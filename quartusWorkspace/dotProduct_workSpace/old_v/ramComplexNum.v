==> flow/design.v <==
module trueDualPortRam#(parameter WIDTH = 16, ADDR_WIDTH = 7, DEPTH = 128)
(
	input [WIDTH-1:0]din_a,
	input [WIDTH-1:0]din_b,
	input we_a,
	input we_b,
	input clk,
	input [ADDR_WIDTH-1:0]w_addr_a,
	input [ADDR_WIDTH-1:0]r_addr_a,
	input [ADDR_WIDTH-1:0]w_addr_b,
	input [ADDR_WIDTH-1:0]r_addr_b,
	output  [WIDTH-1:0] dout_a,
	output  [WIDTH-1:0] dout_b
);
reg [WIDTH-1:0] ram[DEPTH-1:0]; 
reg [ADDR_WIDTH-1:0]tempw_addr_a;
reg [ADDR_WIDTH-1:0]tempw_addr_b;
integer i;
initial 
	begin  
		for(i = 0; i < DEPTH; i = i + 1)
			ram[i] <= 7'd0; 
	end
always@(posedge clk)
	begin: porta_rwProcess
		if(we_a)
			begin 
				ram[w_addr_a]<= din_a;  
			end
		else 
			tempw_addr_a <= w_addr_a;
	end
assign dout_a = we_a ? din_a : ram[tempw_addr_a];
always@(posedge clk)
	begin: portb_rwProcess
		if(we_b)
			begin 
				ram[w_addr_b]<= din_b;
			end
		else 
			tempw_addr_b <= w_addr_b;
	end
assign dout_b = we_b ? din_b : ram[tempw_addr_b];
endmodule
module ramComplexNum#(parameter WIDTH = 16,ADDR_WIDTH = 3, DEPTH = 8)
(
	input clk,
	input [WIDTH-1:0]din_aReal,
	input [WIDTH-1:0]din_aImag,
	input we_aReal,
	input we_aImag,
	input [ADDR_WIDTH-1:0]w_addr_aReal,
	input [ADDR_WIDTH-1:0]w_addr_aImag,
	input [ADDR_WIDTH-1:0]r_addr_aReal,
	input [ADDR_WIDTH-1:0]r_addr_aImag,
	output  [WIDTH-1:0] dout_aReal,
	output  [WIDTH-1:0] dout_aImag,
	input [WIDTH-1:0]din_bReal,
	input [WIDTH-1:0]din_bImag,
	input we_bReal,
	input we_bImag,
	input [ADDR_WIDTH-1:0]w_addr_bReal,
	input [ADDR_WIDTH-1:0]w_addr_bImag,
	input [ADDR_WIDTH-1:0]r_addr_bReal,
	input [ADDR_WIDTH-1:0]r_addr_bImag,
	output  [WIDTH-1:0] dout_bReal,
	output  [WIDTH-1:0] dout_bImag,
	input [WIDTH-1:0]din_cReal,
	input [WIDTH-1:0]din_cImag,
	input we_cReal,
	input we_cImag,
	input [ADDR_WIDTH-1:0]w_addr_cReal,
	input [ADDR_WIDTH-1:0]w_addr_cImag,
	input [ADDR_WIDTH-1:0]r_addr_cReal,
	input [ADDR_WIDTH-1:0]r_addr_cImag,
	output  [WIDTH-1:0] dout_cReal,
	output  [WIDTH-1:0] dout_cImag,	
	input [WIDTH-1:0]din_dReal,
	input [WIDTH-1:0]din_dImag,
	input we_dReal,
	input we_dImag,
	input [ADDR_WIDTH-1:0]w_addr_dReal,
	input [ADDR_WIDTH-1:0]w_addr_dImag,
	input [ADDR_WIDTH-1:0]r_addr_dReal,
	input [ADDR_WIDTH-1:0]r_addr_dImag,
	output  [WIDTH-1:0] dout_dReal,
	output  [WIDTH-1:0] dout_dImag	
);
trueDualPortRam#(.WIDTH(WIDTH),.ADDR_WIDTH(ADDR_WIDTH),.DEPTH(DEPTH)) trueDualPortRam0
(
	.din_a(din_aReal),
	.din_b(din_aImag),
	.we_a(we_aReal),
	.we_b(we_aImag),
	.clk(clk),
	.w_addr_a(w_addr_aReal),
	.r_addr_a(r_addr_aReal),
	.w_addr_b(w_addr_aImag),
	.r_addr_b(r_addr_aImag),
	.dout_a(dout_aReal),
	.dout_b(dout_aImag)
);
trueDualPortRam#(.WIDTH(WIDTH),.ADDR_WIDTH(ADDR_WIDTH),.DEPTH(DEPTH)) trueDualPortRam1
(
	.din_a(din_bReal),
	.din_b(din_bImag),
	.we_a(we_bReal),
	.we_b(we_bImag),
	.clk(clk),
	.w_addr_a(w_addr_bReal),
	.r_addr_a(r_addr_bReal),
	.w_addr_b(w_addr_bImag),
	.r_addr_b(r_addr_bImag),
	.dout_a(dout_bReal),
	.dout_b(dout_bImag)
);
trueDualPortRam#(.WIDTH(WIDTH),.ADDR_WIDTH(ADDR_WIDTH),.DEPTH(DEPTH)) trueDualPortRam2
(
	.din_a(din_cReal),
	.din_b(din_cImag),
	.we_a(we_cReal),
	.we_b(we_cImag),
	.clk(clk),
	.w_addr_a(w_addr_cReal),
	.r_addr_a(r_addr_cReal),
	.w_addr_b(w_addr_cImag),
	.r_addr_b(r_addr_cImag),
	.dout_a(dout_cReal),
	.dout_b(dout_cImag)
);
trueDualPortRam#(.WIDTH(WIDTH),.ADDR_WIDTH(ADDR_WIDTH),.DEPTH(DEPTH)) trueDualPortRam3
(
	.din_a(din_dReal),
	.din_b(din_dImag),
	.we_a(we_dReal),
	.we_b(we_dImag),
	.clk(clk),
	.w_addr_a(w_addr_dReal),
	.r_addr_a(r_addr_dReal),
	.w_addr_b(w_addr_dImag),
	.r_addr_b(r_addr_dImag),
	.dout_a(dout_dReal),
	.dout_b(dout_dImag)
);
endmodule
; ---- Reports on ramComplexNum
; What the tools print for ramComplexNum, step after step.
; Lines are those of the file above, counted from 1.
; Operators: Yosys type, input widths -> output width; for muxes data width and select width s.
; Library cell names are shortened.
; A cell with -- has no value.
[design]
top = ramComplexNum
clk_port = clk
library = sky130hd
lib_corner = tt_025C_1v80

; ---- Word level
; Source: Yosys, flattened and elaborated, memories not mapped. Widths are those after wreduce. Print and check cells do not count. Equal cells are merged and count once.
; Memory sizes are those after Yosys's memory passes, which may raise the word count (mostly to a power of two), join words into wider ones and drop unused or constant bits.
[classes]
mux = 40
[op_table]
columns = operator, count
row1 = $mux 16, 16
row2 = $mux 3, 16
row3 = $mux 1, 8
[bits]
input_bits = 185
output_inout_bits = 128
reg_bits = 24
mem_bits_rw = 512
wordCells = 52
clocked_rd_ports_x_width = 128
memories = 4
[mem_list]
columns = memory, size, width, rd, wr, line
row1 = trueDualPortRam0.ram, 8, 16, 2, 2, 15  ; reg [WIDTH-1:0] ram[DEPTH-1:0];
row2 = trueDualPortRam1.ram, 8, 16, 2, 2, 15
row3 = trueDualPortRam2.ram, 8, 16, 2, 2, 15
row4 = trueDualPortRam3.ram, 8, 16, 2, 2, 15

; ---- Longest topological paths
; Depth = most cells in a row (Yosys ltp): at word level without a register or memory, in the mapped netlist without a sequential cell, where the memories' decode and read muxes count.
[logic_depth]
word_depth = 1
abc_area = 0
mapped_depth = 6
depth_no_buf = 3

; ---- Mapped cells and area
; The flow's flattened synthesis, as Yosys stat reports it; memories are mapped. The netlist is that of the ABC_AREA named above (0 if unset); the other value can give another one.
; The area totals of this step are shown rounded.
[synth_totals]
area_um2 = 34000
cells = 2450
ff_cells = 560
[types]
columns = cell_type, count
row1 = edfxtp_1, 536
row2 = mux2_2, 770
row3 = mux2i_1, 256
row4 = a22o_1, 128
row5 = o31ai_1, 128
row6 = o22ai_1, 128
row7 = nand2_1, 148
row8 = dfxtp_1, 24
row9 = buf_4, 51
row10 = clkbuf_1, 75
row11 = mux2_4, 18
row12 = buf_2, 41
row13 = buf_6, 14
row14 = nor3_4, 8
row15 = nand2b_1, 20
row16 = nand4b_2, 8
row17 = nor3b_4, 6
row18 = o21ai_0, 16
; Other cell types: 16; their cells: 75.
; By module: a second synthesis without flattening, with its own total; a netlist apart from the flattened one above.
[unflattened]
hier_cells = 2456
area_unflattened_um2 = 34000
; Rows give one instance, submodules left out.
[by_module]
columns = module, n_inst, n_cells, seq_area_um2, area_um2
row1 = trueDualPortRam, 4, 614, 4100, 8400
row2 = ramComplexNum, 1, 0, 0.0, 0.0

; ---- Path before layout
; Source: OpenSTA report_checks on the synthesized netlist (no wires, ideal clock, input and output delay 20% of the period each), path of least setup slack; recovery checks are left aside. Register names are those of the netlist, which keeps one name where synthesis merged equal registers.
[synth_path]
path_kind = input to register
startpoint = input we_aImag
endpoint = memory trueDualPortRam0.ram[7][0]
clock_period_ns = 3.14
input_delay_ns = 0.628
path_stages = 3
slack_ns = 0.487
arrival_time_ns = 2.242
path_buffers = 1
t_first_pin_ns = 0.628
path_delay_ns = 2.025
synth_period_reached_ns = 2.653
; "path_delay_ns" is the arrival time less input delay plus setup time.
; "path_stages": output pins that drive a net of the path, with the launching flip-flop's if there is one; two outputs of one cell count as two.
; "synth_period_reached_ns" = period - worst setup slack (recovery checks aside). The figure is calculated, with input and output delays left at 20% of the set period.
; Between the ends stands the longest chain of elaborated cells between them, by number of cells; it is not shown to be the way that was timed. Of several equally long chains one is given.
; A line is the first line of the expression or statement that the cell stems from. Yosys adds cells for indexed reads and writes and turns some case tables into memories.
; Only ways into the end's enable, where the timed path ends, are counted here.
[synth_via]
path_cell_list = clkbuf_1 -> nand2_1 -> o21ai_0
elab_chain_cells = 1
cells_between = 2
cone_classes = mux (2)
[synth_rtl]
columns = item, line
row1 = from (decl), 51  ; input we_aImag,
row2 = $mux 3, 36  ; if(we_b)
row3 = to (decl), 15  ; reg [WIDTH-1:0] ram[DEPTH-1:0];

; ---- Path in the finished layout
; Path of least setup slack in the final report of stored run 1 (OpenROAD, finished layout, wires in). Where an end is a register, its clock arrival counts in the times.
[layout_path]
path_kind = register to output
startpoint = register (name not given)
endpoint = output dout_dImag[12]
t_first_pin_ns = 0.65
path_buffers = 3
path_stages = 7
out_delay_ns = 0.53
clock_period_ns = 2.64
slack_ns = -0.44
arrival_time_ns = 2.55
[layout_via]
path_cell_list = dfxtp_4 -> buf_12 -> buf_12 -> mux2i_1 -> a22o_2 -> o31ai_2 -> buf_2
[layout_rtl]
columns = item, line
row1 = to (decl), 87  ; output [WIDTH-1:0] dout_dImag
; No chain of elaborated cells between the ends is given.

; Measured results for ramComplexNum: 2 stored runs of the Yosys and OpenROAD flow on sky130hd. The settings differ; the order carries no meaning. The constraints put input and output delay at 20% of the set period each and load the outputs with 0.01 pF.
; "timing.achieved_period_ns" means the clock period less the worst setup slack. The figure is calculated, with input and output delays left at 20% of the set period.
; By "critical_path_time_ns" is meant the share of the clock period that the worst setup path is allowed (20% is reserved at inputs, 20% at outputs), minus its slack. Clock arrival times at its registers enter into it.
; "power.total_mw" rests on the timing tool's default activity at the inputs, not on a simulated workload.
; Measured values are rounded.

[stored run 1: settings]
period_ns = 2.64
CORE_UTILIZATION = 46
PLACE_DENSITY = 0.92
CORE_MARGIN = 10
CTS_CLUSTER_DIAMETER = 96
SLEW_MARGIN = 25
CAP_MARGIN = 20
[stored run 1: results]
yosys_chip_area_um2 = 34000
total_die_area_um2 = 84000
stdcell_area_um2 = 46000
fin_util_frac = 0.64
fin_ws_ns = -0.44
tns_setup_ns = -6.9
fin_hold_ws_ns = 0.47
power.total_mw = 26
timing.achieved_period_ns = 3.076
critical_path_time_ns = 2.55
worst_path_kind = register to output

[stored run 2: settings]
period_ns = 2.88
CORE_UTILIZATION = 47
SETUP_SLACK_MARGIN = 0.47
CELL_PAD_IN_SITES_GLOBAL_PLACEMENT = 3
CELL_PAD_IN_SITES_DETAIL_PLACEMENT = 1
TNS_END_PERCENT = 20
GPL_ROUTABILITY_DRIVEN = 1
CTS_CLUSTER_SIZE = 15
MIN_ROUTING_LAYER = met2
CAP_MARGIN = 20
CORE_MARGIN = 2
SLEW_MARGIN = 20
[stored run 2: results]
yosys_chip_area_um2 = 34000
total_die_area_um2 = 74000
stdcell_area_um2 = 45000
fin_util_frac = 0.64
fin_ws_ns = -0.082
tns_setup_ns = -0.46
fin_hold_ws_ns = 0.47
power.total_mw = 25
timing.achieved_period_ns = 2.962
critical_path_time_ns = 2.39
worst_path_kind = register to output
